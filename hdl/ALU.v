==> flow/design.v <==
`timescale 1ns / 100ps
module alu #(
		parameter 			TransferA		=	2'b00,		
		parameter 			AddC			=	2'b01,
		parameter 			Add				=	2'b10,
		parameter 			TransferB		=	2'b11,
		parameter 			And				=	2'b00,		
		parameter 			Or				=	2'b01,
		parameter 			Xor				=	2'b10,
		parameter 			ComplementA		=	2'b11,
		parameter 			ShiftLeftA		=	2'b01,
		parameter 			ShiftRightA		=	2'b10,
		parameter 			Transfer0s		=	2'b11
)(
		input			[7:0]		A,							 
		input      		[7:0]		B,							 
		input      		[4:0]		Sel,						 
		input      					clk,						 
		input      					CarryIn,					 
		output   reg	[7:0]		Y							 
);
		reg				[7:0]		Asynch1,Asynch2,Asynch3;
		reg				[7:0]		Bsynch1,Bsynch2,Bsynch3;
		reg							CarryInsynch1,CarryInsynch2,CarryInsynch3;
		reg				[4:0]		Selsynch1,Selsynch2,Selsynch3;
always @(posedge clk) begin
					Asynch1	<=	A;
					Asynch2	<=	Asynch1;
					Asynch3	<=	Asynch2;
					Bsynch1	<=	B;
					Bsynch2	<=	Bsynch1;
					Bsynch3	<=	Bsynch2;
					Selsynch1	<=	Sel;
					Selsynch2	<=	Selsynch1;
					Selsynch3	<=	Selsynch2;
					CarryInsynch1	<=	CarryIn;
					CarryInsynch2	<=	CarryInsynch1;
					CarryInsynch3	<=	CarryInsynch2;
end
always @(Asynch3 or Bsynch3 or Selsynch3 or CarryInsynch3 ) begin
		case(Selsynch3[4:3])
				TransferA	:	begin
						if (Selsynch3[2] == 1'b0) begin
									case(Selsynch3[1:0])
										TransferA	:		Y	<=	Asynch3;	
										AddC		:		Y	<=	Asynch3 + Bsynch3 + CarryInsynch3;	
										Add			:		Y	<=	Asynch3 + Bsynch3;	
										TransferB	:		Y	<=	Bsynch3;	
										default		:		Y	<=  8'hxx;
									endcase
						end
						else begin
									case(Selsynch3[1:0])
										And			:		Y	<=	Asynch3 & Bsynch3;	
										Or			:		Y	<=	Asynch3 | Bsynch3;
										Xor			:		Y	<=	Asynch3 ^ Bsynch3;
										ComplementA	:		Y	<=	~ Asynch3;
										default		:		Y	<=  8'hxx;
									endcase
						end
					end
				ShiftLeftA	:		Y	<=	Asynch3 << 1;	
				ShiftRightA	:		Y	<=	Asynch3 >> 1;	
				Transfer0s	:		Y	<=	8'h00;
				default		:		Y	<=  8'hxx;
				endcase
end
endmodule
=== Step by step through the tools: alu ===
Tool output for the design above, in the order of the flow.
Line numbers count from 1 in the design file above.
Library cell names are shortened.
The mark - stands for no value.

* Top module: alu
* Clock: clk
* Library: sky130hd
* Library corner: tt_025C_1v80

=== Elaborated design ===
Yosys after proc, flatten, opt, wreduce and memory -nomap, before mapping. Enables and synchronous resets that opt folds into registers are not counted as muxes. Memory bits, and registers merged into a memory's read port (data or address), are not among the register bits. Print and check cells are not counted. Equal cells are merged and count once.

* $add $sub $neg: 2
* Multipliers: 0
* Div/mod/pow operators: 0
* Magnitude comparators: 0
* Equality and inequality tests: 6
* Shift-type cells: 0
* Mux-type cells: 4
* Bitwise logic cells: 4
* Reductions and logical operators: 2

{| class="wikitable"
|+ Operator list
! operator !! count
|-
| 8-bit case mux with 4-bit select || 3
|-
| 2-bit equality test (second input constant) || 4
|-
| 8-bit by 1-bit adder with 8-bit output || 1
|-
| 8-bit adder || 1
|-
| 8-bit AND || 1
|-
| 8-bit bitwise OR || 1
|-
| 8-bit XOR || 1
|-
| 8-bit inverter || 1
|-
| 8-bit two-way mux || 1
|-
| 2-bit by 1-bit equality test with 1-bit output (second input constant) || 2
|-
| 2-bit zero test || 2
|}

* Register bits after elaboration: 66
* Latch bits: 0
* Memory bits (writable): 0
* Bits in read-only memories: 0
* Word width x clocked read ports: 0
* Memory cells: 0
* Output and inout port bits: 8

=== Longest topological paths ===
Depth = most cells in a row (Yosys ltp): at word level without a register or memory, in the mapped netlist without a sequential cell, where the memories' decode and read muxes count.

* Depth after elaboration: 5
* ABC_AREA: 0
* Gate-level depth with buffers: 9

=== Netlist ===
The flow's flattened synthesis, as Yosys stat reports it; memories are mapped. The netlist is that of the ABC_AREA named above (0 if unset); the other value can give another one.

* Mapped cells: 246
* Mapped area: 2,736.4 µm²
* Area of sequential cells: 1,321.3 µm²
* Flip-flop cells: 66
* Buffer cells: 10

{| class="wikitable"
|+ Cell types
! cell type !! count !! area in all (µm²)
|-
| dfxtp_1 || 66 || 1.32E+03
|-
| ha_1 || 18 || 225.216
|-
| mux4_2 || 7 || 157.651
|-
| inv_1 || 24 || 90.086
|-
| clkbuf_8 || 6 || 82.579
|-
| o21ai_0 || 12 || 60.058
|-
| a21oi_1 || 11 || 55.053
|-
| nand2_1 || 12 || 45.043
|-
| a221oi_1 || 5 || 43.792
|-
| xnor2_1 || 5 || 43.792
|-
| mux2i_1 || 4 || 40.038
|-
| nor2_1 || 10 || 37.536
|-
| xor2_1 || 4 || 35.034
|-
| mux4_1 || 1 || 26.275
|-
| a31oi_1 || 4 || 25.024
|-
| nand2b_1 || 4 || 25.024
|-
| nand3_1 || 5 || 25.024
|-
| a21boi_0 || 3 || 22.522
|}

Not listed: further types 31, cells in them 45.

=== Timing after synthesis ===
OpenSTA on the mapped netlist: ideal clock, no wires. The path of least setup slack (recovery checks aside). Input and output delay are each 20% of the period. Register names are those of the netlist, which keeps one name where synthesis merged equal registers.

* Path kind: flip-flop to output port
* Start point: register Asynch3[0]
* End point: output Y[6]
* Clock period: 2,780 ps
* Time at the first pin: 0 ps
* Arrival time: 2,259 ps
* Required time: 2,224 ps
* Slack: -35 ps
* Path delay: 2,259 ps
* Stages: 9
* Buffers on the path: 0
* Synthesis period reached: 2,815 ps

"path delay" is the arrival time less input delay plus setup time.
A path that ends at an output port has no setup time.
"stages" counts driving pins, that of a launching flip-flop among them; a cell with two outputs on the path counts twice.
"synthesis period reached" = period - worst setup slack (recovery checks aside). The figure is calculated, with input and output delays left at 20% of the set period.
Between the ends stands the longest chain of elaborated cells between them, by number of cells; it is not shown to be the way that was timed. Of several equally long chains one is given.
Each line given opens the expression or statement behind the cell; cells for indexed reads and writes are added by Yosys, which also makes memories of some case tables.

* Cell sequence: dfxtp_1 ha_1 fa_1 a211o_1 a2111o_1 nand3_2 xor2_1 a22oi_1 o41ai_2
* Cells in the longest elaborated chain: 5

{| class="wikitable"
|+ RTL lines, path after synthesis
! what !! line !! text
|-
| from (decl) || 22 || <nowiki>reg [7:0] Asynch1,Asynch2,Asynch3;</nowiki>
|-
| from (assign) || 29 || <nowiki>Asynch3 <= Asynch2;</nowiki>
|-
| 8-bit adder || 46 || <nowiki>AddC : Y <= Asynch3 + Bsynch3 + CarryInsynch3;</nowiki>
|-
| 8-bit by 1-bit adder with 8-bit output || 46 ||
|-
| 8-bit case mux with 4-bit select || 44 || <nowiki>case(Selsynch3[1:0])</nowiki>
|-
| 8-bit two-way mux || 43 || <nowiki>if (Selsynch3[2] == 1'b0) begin</nowiki>
|-
| 8-bit case mux with 4-bit select || 41 || <nowiki>case(Selsynch3[4:3])</nowiki>
|-
| to (decl) || 20 || <nowiki>output reg [7:0] Y</nowiki>
|}

=== Timing after layout ===
From the final timing report of flow run A: the path of least setup slack in the routed layout; clock arrival at registers is part of the times.
The report prints the path's times to 10 ps; the period is as set.

* Path kind: flip-flop to output port
* Start point: register Bsynch3[0]
* End point: output Y[6]
* Clock period: 3,260 ps
* Time at the first pin: 330 ps
* Arrival time: 2,800 ps
* Required time: 2,610 ps
* Slack: -190 ps
* Stages: 11
* Buffers on the path: 2

Between the ends stands the longest chain of elaborated cells between them, by number of cells; it is not shown to be the way that was timed. Of several equally long chains one is given.

* Cell sequence: dfxtp_2 ha_4 fa_2 a211o_1 buf_6 a2111o_1 nand3_2 xor2_1 a22oi_1 o41ai_2 buf_2
* Cells in the longest elaborated chain: 5

{| class="wikitable"
|+ RTL lines, path post-layout
! what !! line !! text
|-
| from (decl) || 23 || <nowiki>reg [7:0] Bsynch1,Bsynch2,Bsynch3;</nowiki>
|-
| from (assign) || 32 || <nowiki>Bsynch3 <= Bsynch2;</nowiki>
|-
| 8-bit adder || 46 || <nowiki>AddC : Y <= Asynch3 + Bsynch3 + CarryInsynch3;</nowiki>
|-
| 8-bit by 1-bit adder with 8-bit output || 46 ||
|-
| 8-bit case mux with 4-bit select || 44 || <nowiki>case(Selsynch3[1:0])</nowiki>
|-
| 8-bit two-way mux || 43 || <nowiki>if (Selsynch3[2] == 1'b0) begin</nowiki>
|-
| 8-bit case mux with 4-bit select || 41 || <nowiki>case(Selsynch3[4:3])</nowiki>
|-
| to (decl) || 20 || <nowiki>output reg [7:0] Y</nowiki>
|}

Wiki page: alu / flow data

Top module alu; platform sky130hd; tools Yosys and OpenROAD; 2 stored runs in no particular order. Input and output delays are each 20% of the period that was set; the output load is 0.01 pF.
By "clock period reached" is meant the clock period of the run minus its worst setup slack. This is arithmetic on one report: input and output delays are still those of the set period (20% each).
"critical setup path time": the worst setup path's part of the clock period (all of it between registers, 20% less for each end at a port) less its slack. A launch clock that arrives late makes it longer, a capture clock that arrives late makes it shorter.
"critical setup path time" is known to 10 ps.

=== Flow run A ===
{| class="wikitable"
! Setting !! Value
|-
| period_ns || 3.26
|-
| CORE_UTILIZATION || 22
|-
| PLACE_DENSITY_LB_ADDON || 0.05
|-
| CORE_ASPECT_RATIO || 0.78
|-
| CORE_MARGIN || 10
|-
| CELL_PAD_IN_SITES_GLOBAL_PLACEMENT || 3
|-
| CELL_PAD_IN_SITES_DETAIL_PLACEMENT || 0
|-
| TNS_END_PERCENT || 60
|-
| CTS_CLUSTER_SIZE || 30
|-
| CTS_CLUSTER_DIAMETER || 34
|-
| SLEW_MARGIN || 5
|-
| MIN_ROUTING_LAYER || met1
|-
| MAX_ROUTING_LAYER || met5
|-
| CAP_MARGIN || 20
|-
! Result !! Value
|-
| Mapped cell area after synthesis || 2,736.4 µm²
|-
| Die size || 17,333.4 µm²
|-
| Standard-cell area of the final layout || 3,913.8 µm²
|-
| Worst setup slack after layout || -188 ps
|-
| Final setup TNS || -489 ps
|-
| Worst hold slack || 316 ps
|-
| Clock period reached || 3,448 ps
|-
| Critical setup path time || 2,800 ps
|-
| Kind of the worst setup path || flip-flop to output port
|}

=== Flow run B ===
{| class="wikitable"
! Setting !! Value
|-
| period_ns || 1.88
|-
| CORE_UTILIZATION || 54
|-
| SETUP_SLACK_MARGIN || -0.14
|-
| HOLD_SLACK_MARGIN || -0.06
|-
| CELL_PAD_IN_SITES_DETAIL_PLACEMENT || 1
|-
| TNS_END_PERCENT || 40
|-
| CAP_MARGIN || 25
|-
| SLEW_MARGIN || 40
|-
| MIN_ROUTING_LAYER || met1
|-
| CORE_MARGIN || 2
|}
No final report: clock tree synthesis broke off with DPL-0033.
